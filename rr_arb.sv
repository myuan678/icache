==> flow/design.v <==
module rr_arbiter (clk,rstn,request_sig,grant);
input clk,rstn;
input [3:0]request_sig;
output [3:0]grant;
reg  [1:0] rotate_ptr;
reg  [3:0] shift_request;
reg  [3:0] shift_grant;
reg  [3:0] grant_comb;
reg  [3:0] grant;
always @(*) 
begin
    case (rotate_ptr[1:0])
     2'b00: shift_request[3:0] = request_sig[3:0];
	 2'b01: shift_request[3:0] = {request_sig[0],request_sig[3:1]};
	 2'b10: shift_request[3:0] = {request_sig[1:0],request_sig[3:2]};
	 2'b11: shift_request[3:0] = {request_sig[2:0],request_sig[3]};
	endcase
end
always @(*)
begin
   shift_grant[3:0] = 4'b0;
	if (shift_request[0])
	   shift_grant[0] = 1'b1;
	else if (shift_request[1])
	   shift_grant[1] = 1'b1;
    else if (shift_request[2])
	   shift_grant[2] = 1'b1;
	else if (shift_request[3])
	   shift_grant[3] = 1'b1;
end
always @(*)
begin
  case (rotate_ptr[1:0])
     2'b00: grant_comb[3:0] = shift_grant[3:0];
	 2'b01: grant_comb[3:0] = {shift_grant[2:0],shift_grant[3]};
	 2'b10: grant_comb[3:0] = {shift_grant[1:0],shift_grant[3:2]};
	 2'b11: grant_comb[3:0] = {shift_grant[0],shift_grant[3:1]};
	endcase
end
always@ (posedge clk or negedge rstn)
begin
 if(!rstn)
   grant[3:0] <= 4'b0;
 else
   grant[3:0] = grant_comb[3:0] & ~grant[3:0];
end
always @ (posedge clk or negedge rstn)   
begin
 if(!rstn)
   rotate_ptr[1:0] <= 0;
 else
   case (1'b1)
     grant[0]: rotate_ptr[1:0] <= 2'b01;
	 grant[1]: rotate_ptr[1:0] <= 2'b10;
	 grant[2]: rotate_ptr[1:0] <= 2'b11;
	 grant[3]: rotate_ptr[1:0] <= 2'b00;
   endcase
end
endmodule
module round_robin_arbiter #(
 parameter N = 16
)(
input         clk,
input         rst_n,
input [N-1:0] req,
output[N-1:0] grant
);
logic [N-1:0] req_masked;
logic [N-1:0] mask_higher_pri_reqs;
logic [N-1:0] grant_masked;
logic [N-1:0] unmask_higher_pri_reqs;
logic [N-1:0] grant_unmasked;
logic no_req_masked;
logic [N-1:0] pointer_reg;
assign req_masked = req & pointer_reg;
assign mask_higher_pri_reqs[N-1:1] = mask_higher_pri_reqs[N-2: 0] | req_masked[N-2:0];
assign mask_higher_pri_reqs[0] = 1'b0;
assign grant_masked[N-1:0] = req_masked[N-1:0] & ~mask_higher_pri_reqs[N-1:0];
assign unmask_higher_pri_reqs[N-1:1] = unmask_higher_pri_reqs[N-2:0] | req[N-2:0];
assign unmask_higher_pri_reqs[0] = 1'b0;
assign grant_unmasked[N-1:0] = req[N-1:0] & ~unmask_higher_pri_reqs[N-1:0];
assign no_req_masked = ~(|req_masked);
assign grant = ({N{no_req_masked}} & grant_unmasked) | grant_masked;
always @ (posedge clk) begin
  if (rst_n) begin
    pointer_reg <= {N{1'b1}};
  end 
  else begin
    if (|req_masked) begin  
      pointer_reg <= mask_higher_pri_reqs;
    end 
	else begin
      if (|req) begin  
        pointer_reg <= unmask_higher_pri_reqs;
      end 
	  else begin
        pointer_reg <= pointer_reg ;
      end
    end
  end
end
endmodule
Tool chain data of rr_arbiter
The steps from the RTL of rr_arbiter to its reports follow in flow order. Line numbers count from 1 in the design file above. Cell names lack the library's common part. Not given: n/a

Top module: rr_arbiter. Clock input: clk. Standard-cell library: sky130hd. Timing corner: tt_025C_1v80.

Word level
Counts by Yosys on the flattened word-level netlist (proc, flatten, opt, wreduce; memories kept). Register bits leave out memories and registers merged into their read ports (data or address). Print and check cells are left out. Cells with the same type and inputs are merged into one.

Under clocked read ports x word width stands 0. Register bits: 6. ROM bits: 0. Memory bits (writable): 0. The entry for output and inout port bits reads 4. Latch bits: 0. Memories kept: 0. For input bits the number is 6.

For reduce/logical cells the number is 2. Equality and inequality tests: 3. The entry for $add $sub $neg reads 0. Muxes and demuxes: 13. The figure for div/mod/pow operators is 0. Under $lt $le $gt $ge stands 0. Under multiply operators stands 0. Under bitwise logic cells stands 2. The entry for shifts and indexed selects reads 0.

Operators with widths (number): 4-bit parallel mux with 4-bit select (2); 2-bit two-way mux (5); 1-bit two-way mux (5); 2-bit == test with constant B (2); 4-bit AND (1); 4-bit inverter (1); 4-bit nonzero test (1); 3-bit two-way mux (1); 2-bit by 1-bit == test with 1-bit output with constant B (1); 2-bit logical NOT (1).

Longest topological paths
Depth = most cells in a row (Yosys ltp): at word level without a register or memory, in the mapped netlist without a sequential cell, where the memories' decode and read muxes count.

The figure for word-level depth is 8. Under ABC_AREA stands 0. For mapped depth the number is 6. Gate-level depth less buffers: 4.

Netlist
Yosys stat after the flow's synthesis: flattened, memories mapped to cells. It holds for the ABC_AREA given above (unset counts as 0); a run with the other value may have another netlist. Totals and module areas in this step are rounded.

Under area of sequential cells stands 175.2 sq um. The figure for cell count is 66. For mapped flip-flops the number is 7. The figure for buffer cells is 6. Synthesis area: 571.8 sq um.

Cell types: dfrtp_1 (number 7, total area 175.168 sq um); a222oi_1 (number 4, total area 40.038 sq um); buf_6 (number 3, total area 33.782 sq um); a21oi_1 (number 6, total area 30.029 sq um); nor2_1 (number 6, total area 22.522 sq um); inv_1 (number 5, total area 18.768 sq um); or3_1 (number 3, total area 18.768 sq um); and2b_2 (number 2, total area 17.517 sq um); o221ai_1 (number 2, total area 17.517 sq um); a211oi_1 (number 2, total area 15.014 sq um); o21ai_0 (number 3, total area 15.014 sq um); clkbuf_8 (number 1, total area 13.763 sq um); nor3b_2 (number 1, total area 12.512 sq um); nor3_1 (number 2, total area 10.01 sq um); o311a_1 (number 1, total area 10.01 sq um); a221oi_1 (number 1, total area 8.758 sq um); a31o_2 (number 1, total area 8.758 sq um); a32oi_1 (number 1, total area 8.758 sq um).

Other cell types: 14; their cells: 15.

Timing after synthesis
Source: OpenSTA report_checks on the synthesized netlist (no wires, ideal clock, input and output delay 20% of the period each), path of least setup slack; recovery checks are left aside. Register names are those of the netlist, which keeps one name where synthesis merged equal registers.

Path kind: input port to flip-flop. Start: in request_sig[0]. End: reg grant[1]. Under data required time stands 2186 ps. Under path buffers stands 0. Path delay: 1206 ps. Launch time at the first pin: 456 ps. For period the number is 2280 ps. For setup slack the number is 618 ps. For external input delay the number is 456 ps. Data arrival time: 1568 ps. Stages: 4. Under period reached after synthesis stands 1662 ps.

"path delay" = arrival - input delay + setup time. "stages": output pins that drive a net of the path, with the launching flip-flop's if there is one; two outputs of one cell count as two. "period reached after synthesis" = period - worst setup slack (recovery checks aside). The figure is calculated, with input and output delays left at 20% of the set period. Between the ends stands the longest chain of elaborated cells between them, by number of cells; it is not shown to be the way that was timed. Of several equally long chains one is given. A line is the first line of the expression or statement that the cell stems from. Yosys adds cells for indexed reads and writes and turns some case tables into memories.

Cells stage by stage: a222oi_1 and3_1 o221ai_1 a211oi_1. Cells in the longest elaborated chain: 7. The figure for elaborated cells on any way between the ends is 10. The entry for source lines of those cells reads 7. Those cells by class: 9 x mux; 1 x logic.

Ends and longest elaborated chain, post-synthesis: from (decl) (RTL line 3) `input [3:0]request_sig;`; 4-bit parallel mux with 4-bit select (RTL line 12) `case (rotate_ptr[1:0])`; 1-bit two-way mux (RTL line 28) `else if (shift_request[3])`; 1-bit two-way mux (RTL line 26) `else if (shift_request[2])`; 2-bit two-way mux (RTL line 24) `else if (shift_request[1])`; 3-bit two-way mux (RTL line 22) `if (shift_request[0])`; 4-bit parallel mux with 4-bit select (RTL line 33) `case (rotate_ptr[1:0])`; 4-bit AND (RTL line 45) `grant[3:0] = grant_comb[3:0] & ~grant[3:0];`; to (assign) (RTL line 43) `grant[3:0] <= 4'b0;`; to (assign) (RTL line 45); to (decl) (RTL line 4) `output [3:0]grant;`.

Worst path after layout
From the final timing report of record 1: the path of least setup slack in the routed layout; clock arrival at registers is part of the times. The report prints the path's times to 10 ps; the period is as set.

Path kind: flip-flop to flip-flop. Start: reg rotate_ptr. End: reg grant[1]. Data arrival time: 1860 ps. Under path buffers stands 2. Under data required time stands 1360 ps. Launch time at the first pin: 250 ps. For period the number is 1200 ps. Stages: 7. For setup slack the number is -500 ps.

Where an end lacks its bit number, it is one bit of the signal, or one of the new flip-flops if synthesis recoded a state register. At most two assigning lines are given for a register; there are more.

Cells stage by stage: dfrtp_2 buf_4 a222oi_1 buf_4 and3_1 a32oi_1 a211oi_2.

Ends and longest elaborated chain, post-layout: from (decl) (RTL line 5) `reg  [1:0] rotate_ptr;`; from (assign) (RTL line 50) `rotate_ptr[1:0] <= 0;`; from (assign) (RTL line 53) `grant[0]: rotate_ptr[1:0] <= 2'b01;`; to (assign) (RTL line 43) `grant[3:0] <= 4'b0;`; to (assign) (RTL line 45) `grant[3:0] = grant_comb[3:0] & ~grant[3:0];`; to (decl) (RTL line 4) `output [3:0]grant;`.

No chain of elaborated cells between the ends is given.

Appendix: measured runs

Design rr_arbiter on sky130hd. What follows are 2 stored runs of the flow, each under its own settings; their order means nothing. The constraints put input and output delay at 20% of the set period each and load the outputs with 0.01 pF. "period achieved" means the clock period less the worst setup slack. The figure is calculated, with input and output delays left at 20% of the set period. "time used up by the worst setup path" is the time allowed to the run's worst setup path (the clock period less input and output delay, where it has them) less its slack. Clock arrival times count: a late capture clock shortens it, a late launch clock lengthens it. "total power after layout" is the tool's figure for a default switching activity; nothing was simulated. "time used up by the worst setup path" is known to 10 ps. Results are given in rounded form.

Record 1 has these settings: period_ns 1.2; CORE_UTILIZATION 25; SETUP_SLACK_MARGIN 0.05; PLACE_DENSITY 0.72; HOLD_SLACK_MARGIN -0.08; CORE_ASPECT_RATIO 0.74; TNS_END_PERCENT 55; GPL_ROUTABILITY_DRIVEN 0; MIN_ROUTING_LAYER met2; CAP_MARGIN 20; CORE_MARGIN 2; SLEW_MARGIN 20. The period achieved stands at 1700 ps. The final design utilization reads 0.435. The measured worst setup slack after layout is -500 ps. The measured time used up by the worst setup path is 1700 ps. Worst path kind: flip-flop to flip-flop. For the mapped cell area after synthesis the run shows 571.8 sq um. The measured die outline area is 2690 sq um. The total power after layout reads 2.460 mW.

Record 2 has these settings: period_ns 2.43; CORE_UTILIZATION 27; PLACE_DENSITY_LB_ADDON 0.3; CORE_MARGIN 7; CELL_PAD_IN_SITES_GLOBAL_PLACEMENT 0; TNS_END_PERCENT 15; GPL_TIMING_DRIVEN 0; SLEW_MARGIN 5; MIN_ROUTING_LAYER met2; CAP_MARGIN 20. The period achieved stands at 2145 ps. The final design utilization reads 0.367. The measured worst setup slack after layout is 285 ps. The measured time used up by the worst setup path is 1660 ps. Worst path kind: input port to flip-flop. For the mapped cell area after synthesis the run shows 571.8 sq um. The measured die outline area is 3602 sq um. The total power after layout reads 0.9568 mW.
