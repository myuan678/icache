==> flow/design.v <==
module	generic_arbiter_full(busreq,hlock,hclk,hreset,hmaster_lock,hgrant,hready,hwdata,data_out,haddr,addr_out,hburst,htrans,htrans_out,hburst_out,hmaster);
	parameter size=9;
	parameter size_out=4;
	integer i;
	input [8*size-1:0]hwdata;
	input [8*size-1:0]haddr;
	input [3*size-1:0]hburst;
	input [2*size-1:0]htrans;
	input hclk;
	input hreset;
	input hready;
	input  [size-1:0]busreq;
	input [size-1:0]hlock;
	output reg [2:0]hburst_out;
	output reg [1:0]htrans_out;
	output reg hmaster_lock;
	output reg  [size_out-1:0]hgrant;
	output reg [7:0]data_out;
	output reg [7:0]addr_out;
	output reg [size_out-1:0]hmaster;
	reg [8*size-1:0]data1;
	reg [8*size-1:0]addr1;
	reg [8*size-1:0]data2;
	reg [8*size-1:0]addr2;
	reg [3*size-1:0]hburst1;
	reg [2*size-1:0]htrans1;
	reg [3*size-1:0]hburst2;
	reg [2*size-1:0]htrans2;
	reg  [size_out-1:0]w_hgrant;
	reg  w_hlock;
	reg hmasterlock;
	reg hlock3;    
	reg [size_out-1:0]j;
	reg [size_out-1:0]inter;
	reg inter1;
	reg [size_out-1:0]hmaster_pre;
	reg hlock_c;
	reg [4:0]count;
	reg [4:0]counter;
	reg hlock_out;
	reg hlock_bus;
always@(posedge hclk)begin
	hmaster_pre<=hmaster;
end
always@(hlock or hgrant or hmaster_lock or hlock3)begin
	hlock_out=hlock>>hgrant;
	if(hmaster_lock)begin
		hlock_bus=hlock_out;
	end
	else begin
		hlock_bus=hlock3;
	end
end
always @(busreq or hlock)begin
    inter=4'b1000;inter1=0;
	for (j = size; j >= 1; j = j - 1)begin
		if (busreq[j-1]==1) begin
            w_hgrant = j-1;
            inter=j-1;
        	w_hlock=hlock[j-1];
        	inter1=hlock[j-1];
        end
        else begin
            w_hgrant=inter;
        	w_hlock=inter1;
        end
    end
end
always@(posedge hclk)begin
    if(!hreset)begin
        hgrant<=1'b0;
    	hlock3<=1'b0;
    end
    else if(!hmasterlock)begin
    	hgrant<=w_hgrant;
    	hlock3<=w_hlock;	
    end
end
always@(hmaster_lock )begin
    hmasterlock=hmaster_lock;   
end
always@(posedge hclk)begin
	if(!hreset)begin
      	hmaster=1'b0;
      	hlock_c =1'b0;
    end
    else if(hready)begin
    	hmaster=hgrant;
    	hlock_c=hlock_bus;
    end
end
always@(hmaster,addr2,htrans2,hburst2)begin
	addr_out <= addr2>>8*hmaster;
	htrans_out <= htrans2>>2*hmaster;
	hburst_out <= hburst2>>3*hmaster;
end
always@(hmaster_pre or data2)begin
		data_out<=data2>>8*hmaster_pre;
end
always@(posedge hclk)begin
     if(hready)begin
        data2<=data1;
		addr2<=addr1;
		htrans2<=htrans1;
		hburst2<=hburst1;
    end
end
always@(posedge hclk)begin
		data1<=hwdata;
		addr1<=haddr;
		htrans1<=htrans;
		hburst1<=hburst;
end
always@(posedge hclk)begin
    if(!hreset)begin
	    hmaster_lock=1'b0;
	    counter=5'b00000;
	    count=5'b00000;
	end
	else begin
		case(hburst_out)
	         3'b000,3'b001:begin
	            if(counter==5'b00000)begin
	 		        counter=5'b00000; 
                    hmaster_lock=hlock_c;
				end
         	end
            3'b010,3'b011:begin 
                if(counter==5'b00000)begin 
         			counter=5'b00100;
                    hmaster_lock=1'b1;
                    count=5'b00000;
     			end   
            end
            3'b100,3'b101:begin 
                if(counter==5'b00000)begin 
         			counter=5'b01000; 
                    hmaster_lock=1'b1;
                    count=5'b00000; 
     			end   
         	end
        	3'b110,3'b111:begin 
                if(counter==5'b00000)begin 
     				counter=5'b10000; 
                    hmaster_lock=1'b1;
                    count=5'b00000;
     			end   
            end
		endcase
		case(htrans_out) 
		    2'b00 ,2'b01 :begin
                if ((count+3)<=counter)begin  
                    count=count+1; 
                end 
              	else if ((count+3)>counter && ((count+1)<counter) )begin
		  			hmaster_lock=hlock_c;
					count=count+1;
				end			
				else begin
                	ounter=5'b00000;
                	hmaster_lock=hlock_c;
                	count=5'b0000;
                end
            end 
            default: count=count;              
        endcase
	end
end
endmodule
## From RTL to reports: generic_arbiter_full

Tool output for the design above, in the order of the flow.
Lines are those of the file above, counted from 1.
Operators: Yosys type, input widths -> output width; for muxes data width and select width s.
Not given: -

- Design top: generic_arbiter_full
- Clock port: hclk
- Standard-cell library: sky130hd
- Library corner: tt_025C_1v80

## After elaboration

Source: Yosys, flattened and elaborated, memories not mapped. Widths are those after wreduce; folded enables and synchronous resets count as part of the registers. Registers that Yosys merges into a memory's read port (data or address) are not register bits. Print and check cells do not count. Equal cells are merged and count once.

- Elaborated cells: 80
- Register bits after elaboration: 403

- Add/subtract/negate cells: 2
- Multipliers: 1
- Order comparisons: 3
- Reduce/logical cells: 10
- Shifts and indexed selects: 5
- Muxes and demuxes: 35
- Eq/ne operators: 8

Operator list:

| kind | count |
|---|---|
| $shr 72x7->8 | 2 |
| $mux 5 | 10 |
| $le 32x5->1 | 1 |
| $lt 32x5->1 | 1 |
| $mux 4 | 8 |
| $shr 27x6->3 | 1 |
| $pmux 5 s4 | 1 |
| $shr 18x5->2 | 1 |
| $mux 1 | 14 |
| $mul 2x4->6 const A | 1 |
| $eq 3x3->1 const B | 4 |
| $reduce_or 2->1 | 5 |
| $pmux 5 s2 | 1 |
| $shr 9x4->1 | 1 |
| $eq 3x2->1 const B | 2 |
| $add 5x1->6 const B | 1 |
| $add 5x2->6 const B | 1 |
| $gt 6x5->1 | 1 |
| $reduce_or 6->1 | 1 |
| $logic_not 5->1 | 1 |
| $eq 3x1->1 const B | 1 |
| $logic_not 3->1 | 1 |
| $eq 2x1->1 const B | 1 |
| $logic_not 2->1 | 1 |
| $pmux 1 s2 | 1 |
| $logic_and 1x1->1 | 1 |

## Depth

Longest topological path by Yosys (ltp), each cell counted once; first at word level (registers and memories cut), then after technology mapping (sequential cells cut; the memories' decode and read muxes count).

- Word-level depth: 12
- ABC_AREA: 1
- Mapped depth: 27
- Mapped depth without buffers: 25

## After synthesis

The flow's flattened synthesis, as Yosys stat reports it; memories are mapped. The netlist is that of the ABC_AREA named above (0 if unset); the other value can give another one.
Totals and module areas in this step are rounded.

Cells by type:

| cell | count |
|---|---|
| sky130_fd_sc_hd__edfxtp_1 | 189 |
| sky130_fd_sc_hd__dfxtp_1 | 213 |
| sky130_fd_sc_hd__o21ai_0 | 81 |
| sky130_fd_sc_hd__nor2_1 | 89 |
| sky130_fd_sc_hd__nand2_1 | 71 |
| sky130_fd_sc_hd__o221ai_1 | 30 |
| sky130_fd_sc_hd__inv_1 | 52 |
| sky130_fd_sc_hd__a21oi_1 | 26 |
| sky130_fd_sc_hd__mux2i_1 | 13 |
| sky130_fd_sc_hd__nand3_1 | 25 |
| sky130_fd_sc_hd__clkbuf_1 | 28 |
| sky130_fd_sc_hd__o211ai_1 | 13 |
| sky130_fd_sc_hd__ha_1 | 5 |
| sky130_fd_sc_hd__a32o_1 | 5 |
| sky130_fd_sc_hd__o22ai_1 | 8 |
| sky130_fd_sc_hd__nand2_4 | 4 |
| sky130_fd_sc_hd__nand2_8 | 2 |
| sky130_fd_sc_hd__buf_6 | 3 |

Other cell types: 21; their cells: 34.

- Buffer cells: 34
- Mapped area: 12530 µm²
- Sequential part of the area: 9940 µm²
- Mapped flip-flops: 402
- Cell count: 891

## Worst setup path after synthesis

Source: OpenSTA report_checks on the synthesized netlist (no wires, ideal clock, input and output delay 20% of the period each), path of least setup slack; recovery checks are left aside. Register names are those of the netlist, which keeps one name where synthesis merged equal registers.

- Kind: reg-to-reg
- From: register hmaster[0]
- To: register count[2]
- Period: 5.94 ns
- Launch time at the first pin: 0.000 ns
- Delay of the path: 2.661 ns
- Data arrival time: 2.591 ns
- Stages on the path: 26
- Data required time: 5.870 ns
- Path slack: 3.278 ns
- Period reached after synthesis: 2.662 ns

"delay of the path" = arrival - input delay + setup time.
"stages on the path": output pins that drive a net of the path, with the launching flip-flop's if there is one; two outputs of one cell count as two.
"period reached after synthesis" = period - worst setup slack (recovery checks aside). The figure is calculated, with input and output delays left at 20% of the set period.
The rows between start and end are the longest chain of elaborated cells between them; the timing report does not say that the signal goes this way. Where chains are equally long, one stands for them.
A line is the first line of the expression or statement that the cell stems from. Yosys adds cells for indexed reads and writes and turns some case tables into memories.
A register here has more assigning lines than the two given.

- Cell sequence: sky130_fd_sc_hd__dfxtp_1 > sky130_fd_sc_hd__buf_6 > sky130_fd_sc_hd__inv_4 > sky130_fd_sc_hd__buf_6 > sky130_fd_sc_hd__nand2_2 > sky130_fd_sc_hd__nand2_1 > sky130_fd_sc_hd__nand2_1 > sky130_fd_sc_hd__nand3_1 > sky130_fd_sc_hd__nand3_2 > sky130_fd_sc_hd__nand2_4 > sky130_fd_sc_hd__nand2_8 > sky130_fd_sc_hd__nand2_8 > sky130_fd_sc_hd__inv_4 > sky130_fd_sc_hd__nand2_4 > sky130_fd_sc_hd__o21ai_4 > sky130_fd_sc_hd__nand2_4 > sky130_fd_sc_hd__nor2_4 > sky130_fd_sc_hd__nor2_1 > sky130_fd_sc_hd__ha_1 > sky130_fd_sc_hd__a21oi_1 > sky130_fd_sc_hd__nor2_1 > sky130_fd_sc_hd__o22ai_1 > sky130_fd_sc_hd__nand2_2 > sky130_fd_sc_hd__nand2_2 > sky130_fd_sc_hd__nand2_1 > sky130_fd_sc_hd__a21oi_1
- Cells in the longest elaborated chain: 12

RTL lines, path after synthesis:

| what | line | RTL |
|---|---|---|
| start, declared | 20 | `output reg [size_out-1:0]hmaster;` |
| start, assigned | 84 | `hmaster=1'b0;` |
| start, assigned | 88 | `hmaster=hgrant;` |
| $mul 2x4->6 | 95 | `hburst_out <= hburst2>>3*hmaster;` |
| $shr 27x6->3 | 95 |  |
| $eq 3x3->1 | 121 | `case(hburst_out)` |
| $reduce_or 6->1 | - |  |
| $pmux 5 s2 | 121 |  |
| $mux 5 | 115 | `if(!hreset)begin` |
| $add 5x2->6 | 155 | `else if ((count+3)>counter && ((count+1)<counter) )begin` |
| $gt 6x5->1 | 155 |  |
| $logic_and 1x1->1 | 155 |  |
| $mux 5 | 155 |  |
| $mux 5 | 152 | `if ((count+3)<=counter)begin` |
| $mux 5 | 150 | `case(htrans_out)` |
| end, assigned | 153 | `count=count+1;` |
| end, assigned | 157 | `count=count+1;` |
| end, declared | 38 | `reg [4:0]count;` |

## Path in the finished layout

From the final timing report of run A: the path of least setup slack in the routed layout; clock arrival at registers is part of the times.

- Kind: reg-to-reg
- From: register hmaster[0]
- To: register count[0]
- Data required time: 2.96 ns
- Period: 2.51 ns
- Data arrival time: 3.14 ns
- Launch time at the first pin: 0.52 ns
- Stages on the path: 25
- Path slack: -0.18 ns

The rows between start and end are the longest chain of elaborated cells between them; the timing report does not say that the signal goes this way. Where chains are equally long, one stands for them.
A register here has more assigning lines than the two given.

- Cell sequence: sky130_fd_sc_hd__dfxtp_4 > sky130_fd_sc_hd__buf_6 > sky130_fd_sc_hd__nand2_1 > sky130_fd_sc_hd__nand2_1 > sky130_fd_sc_hd__nand2_1 > sky130_fd_sc_hd__nand3_2 > sky130_fd_sc_hd__nand3_2 > sky130_fd_sc_hd__nand2_4 > sky130_fd_sc_hd__nand2_8 > sky130_fd_sc_hd__nand2_8 > sky130_fd_sc_hd__inv_4 > sky130_fd_sc_hd__nand2_4 > sky130_fd_sc_hd__o21ai_4 > sky130_fd_sc_hd__nand2_4 > sky130_fd_sc_hd__nor2_4 > sky130_fd_sc_hd__xor2_1 > sky130_fd_sc_hd__ha_1 > sky130_fd_sc_hd__nand2_1 > sky130_fd_sc_hd__inv_1 > sky130_fd_sc_hd__nand3_2 > sky130_fd_sc_hd__o22ai_2 > sky130_fd_sc_hd__nand2_2 > sky130_fd_sc_hd__nand2_4 > sky130_fd_sc_hd__nand2_1 > sky130_fd_sc_hd__a21oi_2
- Cells in the longest elaborated chain: 12

RTL lines, path after layout:

| what | line | RTL |
|---|---|---|
| start, declared | 20 | `output reg [size_out-1:0]hmaster;` |
| start, assigned | 84 | `hmaster=1'b0;` |
| start, assigned | 88 | `hmaster=hgrant;` |
| $mul 2x4->6 | 95 | `hburst_out <= hburst2>>3*hmaster;` |
| $shr 27x6->3 | 95 |  |
| $eq 3x3->1 | 121 | `case(hburst_out)` |
| $reduce_or 6->1 | - |  |
| $pmux 5 s2 | 121 |  |
| $mux 5 | 115 | `if(!hreset)begin` |
| $add 5x2->6 | 155 | `else if ((count+3)>counter && ((count+1)<counter) )begin` |
| $gt 6x5->1 | 155 |  |
| $logic_and 1x1->1 | 155 |  |
| $mux 5 | 155 |  |
| $mux 5 | 152 | `if ((count+3)<=counter)begin` |
| $mux 5 | 150 | `case(htrans_out)` |
| end, assigned | 153 | `count=count+1;` |
| end, assigned | 157 | `count=count+1;` |
| end, declared | 38 | `reg [4:0]count;` |

Subject: generic_arbiter_full on sky130hd, stored results

Hello all,

Settings and measured results of 2 stored flow runs for module generic_arbiter_full (sky130hd), not sorted in any way. The constraints put input and output delay at 20% of the set period each and load the outputs with 0.01 pF.
By "achieved period" is meant the clock period of the run minus its worst setup slack. This is arithmetic on one report: input and output delays are still those of the set period (20% each).
The measured numbers are rounded.
Among the settings, . means not set for that run.

| item | run A | run B |
|---|---|---|
| period_ns | 2.51 | 3.92 |
| CORE_UTILIZATION | 44 | 40 |
| SETUP_SLACK_MARGIN | -0.11 | 0.09 |
| PLACE_DENSITY_LB_ADDON | 0.3 | . |
| CORE_MARGIN | 4 | 2 |
| TNS_END_PERCENT | 80 | . |
| ABC_AREA | 1 | . |
| CTS_CLUSTER_SIZE | 20 | . |
| CAP_MARGIN | 30 | 20 |
| MAX_ROUTING_LAYER | met5 | . |
| SLEW_MARGIN | 20 | 20 |
| achieved period (ns) | 2.688 | 3.623 |
| chip area in the Yosys report (µm²) | 12530 | 12300 |
| setup slack of the worst path (ns) | -0.178 | 0.297 |
| die footprint (µm²) | 31240 | 32170 |
| final utilization (%) | 62.4 | 54.6 |
| standard-cell area after layout (µm²) | 17430 | 16620 |
| summed negative setup slack (ns) | -1.005 | 0.000 |

Thanks
